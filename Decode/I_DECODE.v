==> flow/design.v <==
module ID_EX(
    input clk,
    input [1:0] wb_in,   
    input [2:0] m_in,    
    input [3:0] ex_in,   
    input [31:0] npc_in, reg_rs_in, reg_rt_in, sign_ext_in,
    input [4:0] instr_20_16_in, instr_15_11_in,
    output reg [1:0] wb_out,
    output reg [2:0] m_out,
    output reg [3:0] ex_out,
    output reg [31:0] npc_out, reg_rs_out, reg_rt_out, sign_ext_out,
    output reg [4:0] instr_20_16_out, instr_15_11_out
    );
    always @(posedge clk) 
    begin
        wb_out <= wb_in;
        m_out <= m_in;
        ex_out <= ex_in;
        npc_out <= npc_in;
        reg_rs_out <= reg_rs_in;
        reg_rt_out <= reg_rt_in;
        sign_ext_out <= sign_ext_in;
        instr_20_16_out <= instr_20_16_in;
        instr_15_11_out <= instr_15_11_in;
    end
endmodule
module I_DECODE(
input clk,
    input [31:0] instr, npc,
    input [4:0] mem_wb_writereg,
    input [31:0] mem_wb_writedata,
    input regwrite,
    output [1:0] wb_out,
    output [2:0] m_out,
    output [3:0] ex_out,
    output [31:0] npc_out, reg_rs_out, reg_rt_out, sign_ext_out,
    output [4:0] instr_20_16_out, instr_15_11_out
);
    wire [1:0] wb;
    wire [2:0] m;
    wire [3:0] ex;
    wire [31:0] reg_rs, reg_rt, sign_extended;
    control ctrl(
        .opcode(instr[31:26]),
        .WB(wb),
        .M(m),
        .EX(ex)
    );
    REG regfile(
        .clk(clk),
        .rs(instr[25:21]),
        .rt(instr[20:16]),
        .writereg(mem_wb_writereg),
        .writedata(mem_wb_writedata),
        .regwrite(regwrite),
        .reg_rs(reg_rs),
        .reg_rt(reg_rt)
    );
     sign_extend s_extend(
        .in(instr[15:0]),
        .extended_out(sign_extended)
    );
    ID_EX id_ex(
        .clk(clk),
        .wb_in(wb),
        .m_in(m),
        .ex_in(ex),
        .npc_in(npc),
        .reg_rs_in(reg_rs),
        .reg_rt_in(reg_rt),
        .sign_ext_in(sign_extended),
        .instr_20_16_in(instr[20:16]),
        .instr_15_11_in(instr[15:11]),
        .wb_out(wb_out),
        .m_out(m_out),
        .ex_out(ex_out),
        .npc_out(npc_out),
        .reg_rs_out(reg_rs_out),
        .reg_rt_out(reg_rt_out),
        .sign_ext_out(sign_ext_out),
        .instr_20_16_out(instr_20_16_out),
        .instr_15_11_out(instr_15_11_out)
    );
endmodule
module REG(
    input clk,
    input [4:0] rs, rt,             
    input [4:0] writereg,           
    input [31:0] writedata,         
    input regwrite,                 
    output [31:0] reg_rs,           
    output [31:0] reg_rt            
    );
    reg [31:0] registers [0:31];  
    integer i;
    initial
    begin
        for (i = 0; i < 32; i = i + 1)
        begin
        registers[i] = 32'h0;
        end
    end
    assign reg_rs = registers[rs];
    assign reg_rt = registers[rt];
    always @(posedge clk) begin
        if (regwrite)
        begin
            registers[writereg] <= writedata;
        end
    end
endmodule
module control(
    input [5:0] opcode,      
    output reg [1:0] WB,     
    output reg [2:0] M,      
    output reg [3:0] EX          
    );
    always @(*)
    begin
    case (opcode)
        6'b000000:  
        begin
            WB = 2'b11;     
            M  = 3'b000;    
            EX = 4'b0010;   
        end
        6'b000011:  
        begin
            WB = 2'b10;     
            M  = 3'b010;    
            EX = 4'b0001;   
        end
        6'b101011:  
        begin
            WB = 2'b0x;     
            M  = 3'b001;    
            EX = 4'bx001;   
        end
        6'b000100:  
        begin
            WB = 2'b0x;     
            M  = 3'b100;    
            EX = 4'bx010;   
        end
       default:  
        begin
            WB = 2'b00;     
            M  = 3'b000;    
            EX = 4'b0000;   
        end    
    endcase
    end
endmodule
module sign_extend(
    input [15:0] in,
    output [31:0] extended_out
    );
    assign extended_out = {{16{in[15]}}, in};  
endmodule
=== Reports on I_DECODE ===
What the tools print for I_DECODE, step after step.
Lines are those of the file above, counted from 1.
Operators carry their Yosys type and port widths (W data, S select, Z words).
Cell names lack the library's common part.
The mark - stands for no value.

* Top module: I_DECODE
* Clock input: clk
* Cell library: sky130hd
* Corner: tt_025C_1v80

=== Word level ===
Source: Yosys, flattened and elaborated, memories not mapped. Widths are those after wreduce; folded enables and synchronous resets count as part of the registers. Print and check cells do not count. Equal cells are merged and count once.
Yosys's memory passes give these memory sizes; they may raise the number of words (mostly to a power of two), join words into wider ones and drop unused or constant bits.

* Clocked read ports x word width: 64
* Bits in latches: 0
* Bits in read-only memories: 0
* Cells after elaboration: 19
* Input port bits: 103
* Memory bits (writable): 1,024
* Output and inout bits: 147
* Memories kept: 1
* Register bits: 67

{| class="wikitable"
|+ Memories
! name !! words !! bits a word !! rd ports !! write ports !! RTL line !! text
|-
| regfile.registers || 32 || 32 || 2 || 1 || 94 || <nowiki>reg [31:0] registers [0:31];</nowiki>
|}

* Bitwise gates (word level): 0
* $add $sub $neg: 0
* Muxes and demuxes: 6
* Order comparisons: 0
* Eq/ne operators: 3
* $mul: 0
* Reductions and logical operators: 2
* Div/mod/pow operators: 0
* Shift-type cells: 0

{| class="wikitable"
|+ Operators by type and width
! kind !! count
|-
| $mux W32 || 1
|-
| $pmux W4 S4 || 1
|-
| $pmux W3 S3 || 1
|-
| $eq A6 B2 Y1 const B || 1
|-
| $eq A6 B3 Y1 const B || 1
|-
| $eq A6 B6 Y1 const B || 1
|-
| $logic_not A6 Y1 || 1
|-
| $pmux W2 S3 || 1
|-
| $mux W5 || 1
|-
| $reduce_or A2 Y1 || 1
|-
| $mux W1 || 1
|}

=== Depth ===
Yosys ltp: most cells in a row. Word level: on the elaborated netlist, between registers, memories and ports. Mapped: between sequential cells and ports; inverters and the memories' decode and read muxes count.

* Word-level depth: 3
* ABC_AREA: 0
* Mapped depth: 8
* Depth with buffers taken out: 5

=== Mapped cells and area ===
Source: synth_stat.txt of the flow (Yosys; design flattened, memories mapped). It holds for the ABC_AREA given above (unset counts as 0); a run with the other value may have another netlist.
Totals and module areas in this step are rounded.

{| class="wikitable"
|+ Cells by type
! cell type !! count !! total area (sq um)
|-
| edfxtp_1 || 1,024 || 3.07E+04
|-
| mux2i_1 || 1,024 || 1.02E+04
|-
| dfxtp_1 || 124 || 2.48E+03
|-
| a22oi_1 || 192 || 1.44E+03
|-
| a22o_1 || 128 || 1.12E+03
|-
| nand3_1 || 194 || 970.931
|-
| a21oi_1 || 192 || 960.922
|-
| nand2_1 || 196 || 735.706
|-
| buf_4 || 75 || 563.04
|-
| buf_6 || 37 || 416.65
|-
| a31oi_1 || 64 || 400.384
|-
| buf_2 || 80 || 400.384
|-
| nor3_1 || 65 || 325.312
|-
| clkbuf_1 || 73 || 274.013
|-
| nor2_1 || 36 || 135.13
|-
| nand2b_1 || 6 || 37.536
|-
| nand3b_1 || 5 || 37.536
|-
| clkbuf_4 || 4 || 30.029
|}

Not listed: further types 11, cells in them 27.

* Mapped flip-flops: 1,148
* Sequential area: 33,200 sq um
* Cell area after synthesis: 51,500 sq um
* Buffers: 276
* Cell count: 3,546

The figures by module come from a second, unflattened synthesis with its own total; it is not the netlist above.

* Cell total of the unflattened synthesis: 3,581
* Area total of the unflattened synthesis: 52,100 sq um

Each row is one instance without its submodules.

{| class="wikitable"
|+ By module
! module !! area (sq um) !! seq. area (sq um) !! cells !! times used
|-
| REG || 48,800 || 30,700 || 3,386 || 1
|-
| ID_EX || 2,940 || 2,940 || 147 || 1
|-
| sign_extend || 240 || 0.0 || 32 || 1
|-
| control || 103 || 0.0 || 16 || 1
|-
| I_DECODE || 0.0 || 0.0 || 0 || 1
|}

=== Timing after synthesis ===
Path of least setup slack by OpenSTA after synthesis, without wires, with an ideal clock, recovery checks aside; 20% of the period is set as input and as output delay. Where synthesis merged equal registers, the netlist keeps one of their names.

* Path kind: input to register
* Start: in mem_wb_writereg[1]
* End: mem regfile.registers[12][0]
* Delay of the path: 2.434 ns
* Library setup time: 0.421 ns
* Period: 5.1 ns
* Time at the first pin: 1.020 ns
* Slack: 1.646 ns
* Driving pins on the path: 3
* Data required time: 4.679 ns
* Input delay: 1.020 ns
* Path buffers: 1
* Data arrival time: 3.033 ns
* Synthesis period reached: 3.454 ns

"delay of the path" is the arrival time less input delay plus setup time.
"driving pins on the path": output pins that drive a net of the path, with the launching flip-flop's if there is one; two outputs of one cell count as two.
"synthesis period reached" is the clock period less the worst setup slack; recovery checks do not enter. This is arithmetic on one report: input and output delays are still those of the set period (20% each).
The rows between start and end are the longest chain of elaborated cells between them; the timing report does not say that the signal goes this way. Where chains are equally long, one stands for them.
A line is the first line of the expression or statement that the cell stems from. Yosys adds cells for indexed reads and writes and turns some case tables into memories.

* Path through: or3b_2 clkbuf_1 nor2_1
* Cells in the longest elaborated chain: 1
* Elaborated cells on any way between the ends: 1
* RTL lines with such cells: 1
* Classes of those cells: mux (1)

{| class="wikitable"
|+ Ends and longest elaborated chain, post-synthesis
! item !! RTL line !! text
|-
| from (decl) || 30 || <nowiki>input [4:0] mem_wb_writereg,</nowiki>
|-
| $mux W5 || 106 || <nowiki>if (regwrite)</nowiki>
|-
| to (decl) || 94 || <nowiki>reg [31:0] registers [0:31];</nowiki>
|}

=== Timing after layout ===
From the final timing report of job 1: the path of least setup slack in the routed layout; clock arrival at registers is part of the times.

* Path kind: register to output
* Start: reg id_ex.reg_rs_out[14]
* End: out reg_rs_out[14]
* Driving pins on the path: 2
* Output delay: 0.53 ns
* Data arrival time: 1.90 ns
* Slack: 0.24 ns
* Time at the first pin: 0.79 ns
* Path buffers: 1
* Period: 2.67 ns
* Data required time: 2.14 ns

* Path through: dfxtp_2 clkdlybuf4s50_1
* Cells in the longest elaborated chain: 0
* Elaborated cells on any way between the ends: 0
* RTL lines with such cells: 0

{| class="wikitable"
|+ Ends and longest elaborated chain, post-layout
! item !! RTL line !! text
|-
| from (decl) || 11 || <nowiki>output reg [31:0] npc_out, reg_rs_out, reg_rt_out, sign_ext_out,</nowiki>
|-
| to (decl) || 36 || <nowiki>output [31:0] npc_out, reg_rs_out, reg_rt_out, sign_ext_out,</nowiki>
|}

==> results <==
Below are 2 stored runs of the flow (Yosys, OpenROAD; platform sky130hd) on I_DECODE, each with its settings and what was measured, unordered. Constraints: input delay and output delay 20% of the set period each, output load 0.01 pF.
"overall power" is the tool's figure for a default switching activity; nothing was simulated.
The measured numbers are rounded.

=== Job 1 ===
{| class="wikitable"
! Setting !! Value
|-
| period_ns || 2.67
|-
| CORE_UTILIZATION || 19
|-
| SETUP_SLACK_MARGIN || 0.2
|-
| HOLD_SLACK_MARGIN || 0.15
|-
| GPL_TIMING_DRIVEN || 1
|-
| GPL_ROUTABILITY_DRIVEN || 0
|-
| SLEW_MARGIN || 20
|-
| CAP_MARGIN || 20
|-
| CORE_MARGIN || 2
|-
! Result !! Value
|-
| Cell area after synthesis || 51,500 sq um
|-
| Area of the die || 275,000 sq um
|-
| Final utilization || 24.6 %
|-
| Setup slack of the worst path || 0.238 ns
|-
| Post-route worst hold slack || 0.227 ns
|-
| Overall power || 0.0436 W
|}

=== Job 2 ===
{| class="wikitable"
! Setting !! Value
|-
| period_ns || 3.3
|-
| CORE_UTILIZATION || 71
|-
| SETUP_SLACK_MARGIN || -0.07
|-
| PLACE_DENSITY_LB_ADDON || 0.12
|-
| CELL_PAD_IN_SITES_GLOBAL_PLACEMENT || 3
|-
| TNS_END_PERCENT || 95
|-
| GPL_TIMING_DRIVEN || 0
|-
| CTS_CLUSTER_DIAMETER || 360
|-
| SLEW_MARGIN || 0
|-
| CAP_MARGIN || 20
|-
| CORE_MARGIN || 2
|}
Unfinished; error FLW-0024 in placement.
