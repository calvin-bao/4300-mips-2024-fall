==> flow/design.v <==
module I_FETCH(
    input clk, reset,
    input PCSrc,
    input [31:0] ex_mem,
    output [31:0] instruction_out,
    output reg [31:0] pc
    );
    wire [31:0] pc_next;
    wire [31:0] pc_plus4;
    wire [31:0] data;
    instruction_memory instr_mem (
    .address(pc),
    .data(instruction_out)
    );
    increment_by_4 incr_by4 (
    .incr_in(pc),
    .incr_out(pc_plus4)
    );
    mux_2x1 mux_2by1 (
    .B(pc_plus4),
    .A(ex_mem),
    .sel(PCSrc),
    .out(pc_next)
    );
    always @(posedge clk or posedge reset)
    begin
        if (reset)
            pc <= 0;
        else
            pc <= pc_next;
    end
    assign instruction_out = data;
endmodule
module increment_by_4(
    input [31:0] incr_in,
    output [31:0] incr_out
    );
    assign incr_out = incr_in + 4;
endmodule
module instruction_memory(
    input [31:0] address,  
    output [31:0] data  
    );
    reg [31:0] memory [127:0];  
    integer i;
    initial
    begin
        memory[0] = 32'hA00000AA;
        memory[1] = 32'h10000011;
        memory[2] = 32'h20000022;
        memory[3] = 32'h30000033;
        memory[4] = 32'h40000044;
        memory[5] = 32'h50000055;
        memory[6] = 32'h60000066;
        memory[7] = 32'h70000077;
        memory[8] = 32'h80000088;
        memory[9] = 32'h90000099;
        for (i = 10; i < 128; i = i + 1)
            memory[i] = 32'h00000000;
    end
    assign data = memory[address[6:0]];
endmodule
module mux_2x1(
    input [31:0] A, B,
    input sel,
    output [31:0] out
    );
    assign out = sel ? A : B;
endmodule
# Reports on I_FETCH
# What the tools print for I_FETCH, step after step.
# Line numbers count from 1 in the design file above.
design:
  top_module: "I_FETCH"
  clk_port: "clk"
  cell_library: "sky130hd"
  pvt_corner: "tt_025C_1v80"

# Word-level counts
# Yosys after proc, flatten, opt, wreduce and memory -nomap, before mapping. Enables and synchronous resets that opt folds into registers are not counted as muxes. Memory bits, and registers merged into a memory's read port (data or address), are not among the register bits. Print and check cells are not counted. Equal cells are merged and count once.
# Memory sizes are those after Yosys's memory passes, which may raise the word count (mostly to a power of two), join words into wider ones and drop unused or constant bits.
bits:
  register_bits: 32
  romBits: 1536
  n_memories: 1
  in_bits: 35
  output_inout_bits: 64
  word_cells: 4
memory_table:
  columns: ["name", "size", "word_bits", "read_ports", "write_ports", "line", "text"]
  rows:
  - ["instr_mem.memory", 128, 12, 1, 0, 44, "reg [31:0] memory [127:0];"]
classes:
  add_sub_neg: 1
  n_mux: 1
ops:
  columns: ["cell", "count"]
  rows:
  - ["32-bit by 3-bit adder with 32-bit output with constant B", 1]
  - ["32-bit 2-to-1 mux", 1]

# Logic depth
# Yosys ltp: most cells in a row. Word level: on the elaborated netlist, between registers, memories and ports. Mapped: between sequential cells and ports; inverters and the memories' decode and read muxes count.
logic_depth:
  depth_word: 2
  abc_area: 0
  ltp_mapped: 7
  ltp_nobuf: 6

# Netlist
# The flow's flattened synthesis, as Yosys stat reports it; memories are mapped. The netlist is that of the ABC_AREA named above (0 if unset); the other value can give another one.
by_type:
  columns: ["cell", "count", "type_area_um2"]
  rows:
  - ["sky130_fd_sc_hd__dfrtp_1", 32, 800.768]
  - ["sky130_fd_sc_hd__buf_4", 28, 210.202]
  - ["sky130_fd_sc_hd__xor2_1", 20, 175.168]
  - ["sky130_fd_sc_hd__nand2_1", 38, 142.637]
  - ["sky130_fd_sc_hd__o21ai_0", 25, 125.12]
  - ["sky130_fd_sc_hd__xnor2_1", 8, 70.067]
  - ["sky130_fd_sc_hd__nand3_1", 13, 65.062]
  - ["sky130_fd_sc_hd__nand4_1", 10, 62.56]
  - ["sky130_fd_sc_hd__nor4_4", 2, 42.541]
  - ["sky130_fd_sc_hd__mux2_2", 3, 33.782]
  - ["sky130_fd_sc_hd__clkbuf_1", 8, 30.029]
  - ["sky130_fd_sc_hd__o21ai_1", 6, 30.029]
  - ["sky130_fd_sc_hd__and2_1", 4, 25.024]
  - ["sky130_fd_sc_hd__and3_1", 4, 25.024]
  - ["sky130_fd_sc_hd__ha_1", 2, 25.024]
  - ["sky130_fd_sc_hd__nor2_1", 6, 22.522]
  - ["sky130_fd_sc_hd__nor3_1", 4, 20.019]
  - ["sky130_fd_sc_hd__inv_1", 5, 18.768]
# Other cell types: 6; their cells: 8.
mapped:
  mapped_cells: 226
  synth_area_um2: 1980.6
  sequential_area_um2: 800.8
  ffs: 32
  n_buf: 37
# By module: a second synthesis without flattening, with its own total; a netlist apart from the flattened one above.
unflattened:
  hier_cells: 186
  area_unflattened_um2: 2204.6
# Rows give one instance, submodules left out.
modules:
  columns: ["module", "n_inst", "cells", "mod_area_um2", "seq_area_um2"]
  rows:
  - ["I_FETCH", 1, 33, 804.5, 800.8]
  - ["increment_by_4", 1, 79, 574.3, 0.0]
  - ["mux_2x1", 1, 36, 544.3, 0.0]
  - ["instruction_memory", 1, 38, 281.5, 0.0]

# Worst setup path after synthesis
# Source: OpenSTA report_checks on the synthesized netlist (no wires, ideal clock, input and output delay 20% of the period each), path of least setup slack; recovery checks are left aside. Register names are those of the netlist, which keeps one name where synthesis merged equal registers.
synth_path:
  kind: "reg2reg"
  start: "register pc[2]"
  end: "register pc[20]"
  clock_period_ns: 1.67
  setup_ns: 0.083
  t_first_pin_ns: 0.000
  arrival_time_ns: 1.725
  t_required_ns: 1.587
  slack_ns: -0.138
  path_delay_ns: 1.808
  path_stages: 7
  n_path_buf: 0
  synth_period_reached_ns: 1.808
# "path_delay_ns" = arrival - input delay + setup time.
# "path_stages": output pins that drive a net of the path, with the launching flip-flop's if there is one; two outputs of one cell count as two.
# "synth_period_reached_ns" = period - worst setup slack (recovery checks aside). The figure is calculated, with input and output delays left at 20% of the set period.
# The rows between start and end are the longest chain of elaborated cells between them; the timing report does not say that the signal goes this way. Where chains are equally long, one stands for them.
# Each line given opens the expression or statement behind the cell; cells for indexed reads and writes are added by Yosys, which also makes memories of some case tables.
synth_between:
  cell_sequence: "sky130_fd_sc_hd__dfrtp_1 -> sky130_fd_sc_hd__ha_1 -> sky130_fd_sc_hd__nand4_1 -> sky130_fd_sc_hd__nor4_4 -> sky130_fd_sc_hd__nand4_1 -> sky130_fd_sc_hd__xor2_1 -> sky130_fd_sc_hd__o21ai_0"
  elab_chain_cells: 2
  cells_between: 2
  lines_between: 2
  cone_classes: "add/sub: 1; mux: 1"
synth_lines:
  columns: ["element", "line", "text"]
  rows:
  - ["start, declared", 6, "output reg [31:0] pc"]
  - ["start, assigned", 28, "pc <= 0;"]
  - ["start, assigned", 30, "pc <= pc_next;"]
  - ["32-bit by 3-bit adder with 32-bit output", 38, "assign incr_out = incr_in + 4;"]
  - ["32-bit 2-to-1 mux", 68, "assign out = sel ? A : B;"]
  - ["end, assigned", 28, null]
  - ["end, assigned", 30, null]
  - ["end, declared", 6, null]

# Worst path after layout
# From the final timing report of run A: the path of least setup slack in the routed layout; clock arrival at registers is part of the times.
layout_path:
  kind: "reg2out"
  start: "register pc[4]"
  end: "output instruction_out[4]"
  clock_period_ns: 3.05
  out_delay_ns: 0.61
  t_first_pin_ns: 0.28
  arrival_time_ns: 1.42
  t_required_ns: 2.44
  slack_ns: 1.02
  path_stages: 4
  n_path_buf: 1
# The rows between start and end are the longest chain of elaborated cells between them; the timing report does not say that the signal goes this way. Where chains are equally long, one stands for them.
# The chain passes a memory read, where the word-level depth is cut; so it can be longer than that depth.
layout_between:
  cell_sequence: "sky130_fd_sc_hd__dfrtp_2 -> sky130_fd_sc_hd__nor3_4 -> sky130_fd_sc_hd__and3_1 -> sky130_fd_sc_hd__dlygate4sd2_1"
  elab_chain_cells: 1
  cells_between: 1
  lines_between: 1
  cone_classes: "memory: 1"
layout_lines:
  columns: ["element", "line", "text"]
  rows:
  - ["start, declared", 6, "output reg [31:0] pc"]
  - ["start, assigned", 28, "pc <= 0;"]
  - ["start, assigned", 30, "pc <= pc_next;"]
  - ["memory 128 x 12 bit", 44, "reg [31:0] memory [127:0];"]
  - ["end, declared", 5, "output [31:0] instruction_out,"]

# Module I_FETCH, platform sky130hd: 2 stored runs of the flow (Yosys, OpenROAD) with differing settings, in no particular order. Input and output delays are each 20% of the period that was set; the output load is 0.01 pF.
# "worst_path_ns" means the part of the period allowed to the worst setup path (the constraints hold back 20% at inputs and 20% at outputs) less its slack; where the path has registers, the arrival times of their clocks count too.
# By "final_power_uw" is meant OpenSTA's value without simulated activity: inputs other than the clock are taken to toggle once in ten clock periods, and the tool carries that through the logic.
runs:
  - name: "run A"
    settings:
      period_ns: 3.05
      CORE_UTILIZATION: 25
      SETUP_SLACK_MARGIN: 0.91
      PLACE_DENSITY_LB_ADDON: 0.12
      CORE_MARGIN: 6
      CELL_PAD_IN_SITES_DETAIL_PLACEMENT: 1
      ABC_AREA: 0
      GPL_ROUTABILITY_DRIVEN: 1
      CAP_MARGIN: 20
      SLEW_MARGIN: 20
    results:
      finish.stdcell_area_um2: 2874.0
      worst_path_ns: 1.42
      timing.worst_path_kind: "reg2out"
      design_die_area_um2: 10203.0
      util_pct: 38.6
      ys_area_um2: 1980.6
      final_power_uw: 1188
      timing.setup.ws_ns: 1.016
  - name: "run B"
    settings:
      period_ns: 1.56
      CORE_UTILIZATION: 18
      SETUP_SLACK_MARGIN: -0.12
      PLACE_DENSITY: 0.79
      HOLD_SLACK_MARGIN: 0.15
      CORE_MARGIN: 7
      CELL_PAD_IN_SITES_GLOBAL_PLACEMENT: 3
      ABC_AREA: 1
      GPL_TIMING_DRIVEN: 1
      GPL_ROUTABILITY_DRIVEN: 0
      CTS_CLUSTER_DIAMETER: 228
      MAX_ROUTING_LAYER: "met5"
      CAP_MARGIN: 20
      SLEW_MARGIN: 20
    results:
      finish.stdcell_area_um2: 3540.9
      worst_path_ns: 1.39
      timing.worst_path_kind: "reg2out"
      design_die_area_um2: 16363.5
      util_pct: 28.1
      ys_area_um2: 2336.0
      final_power_uw: 2898
      timing.setup.ws_ns: -0.137
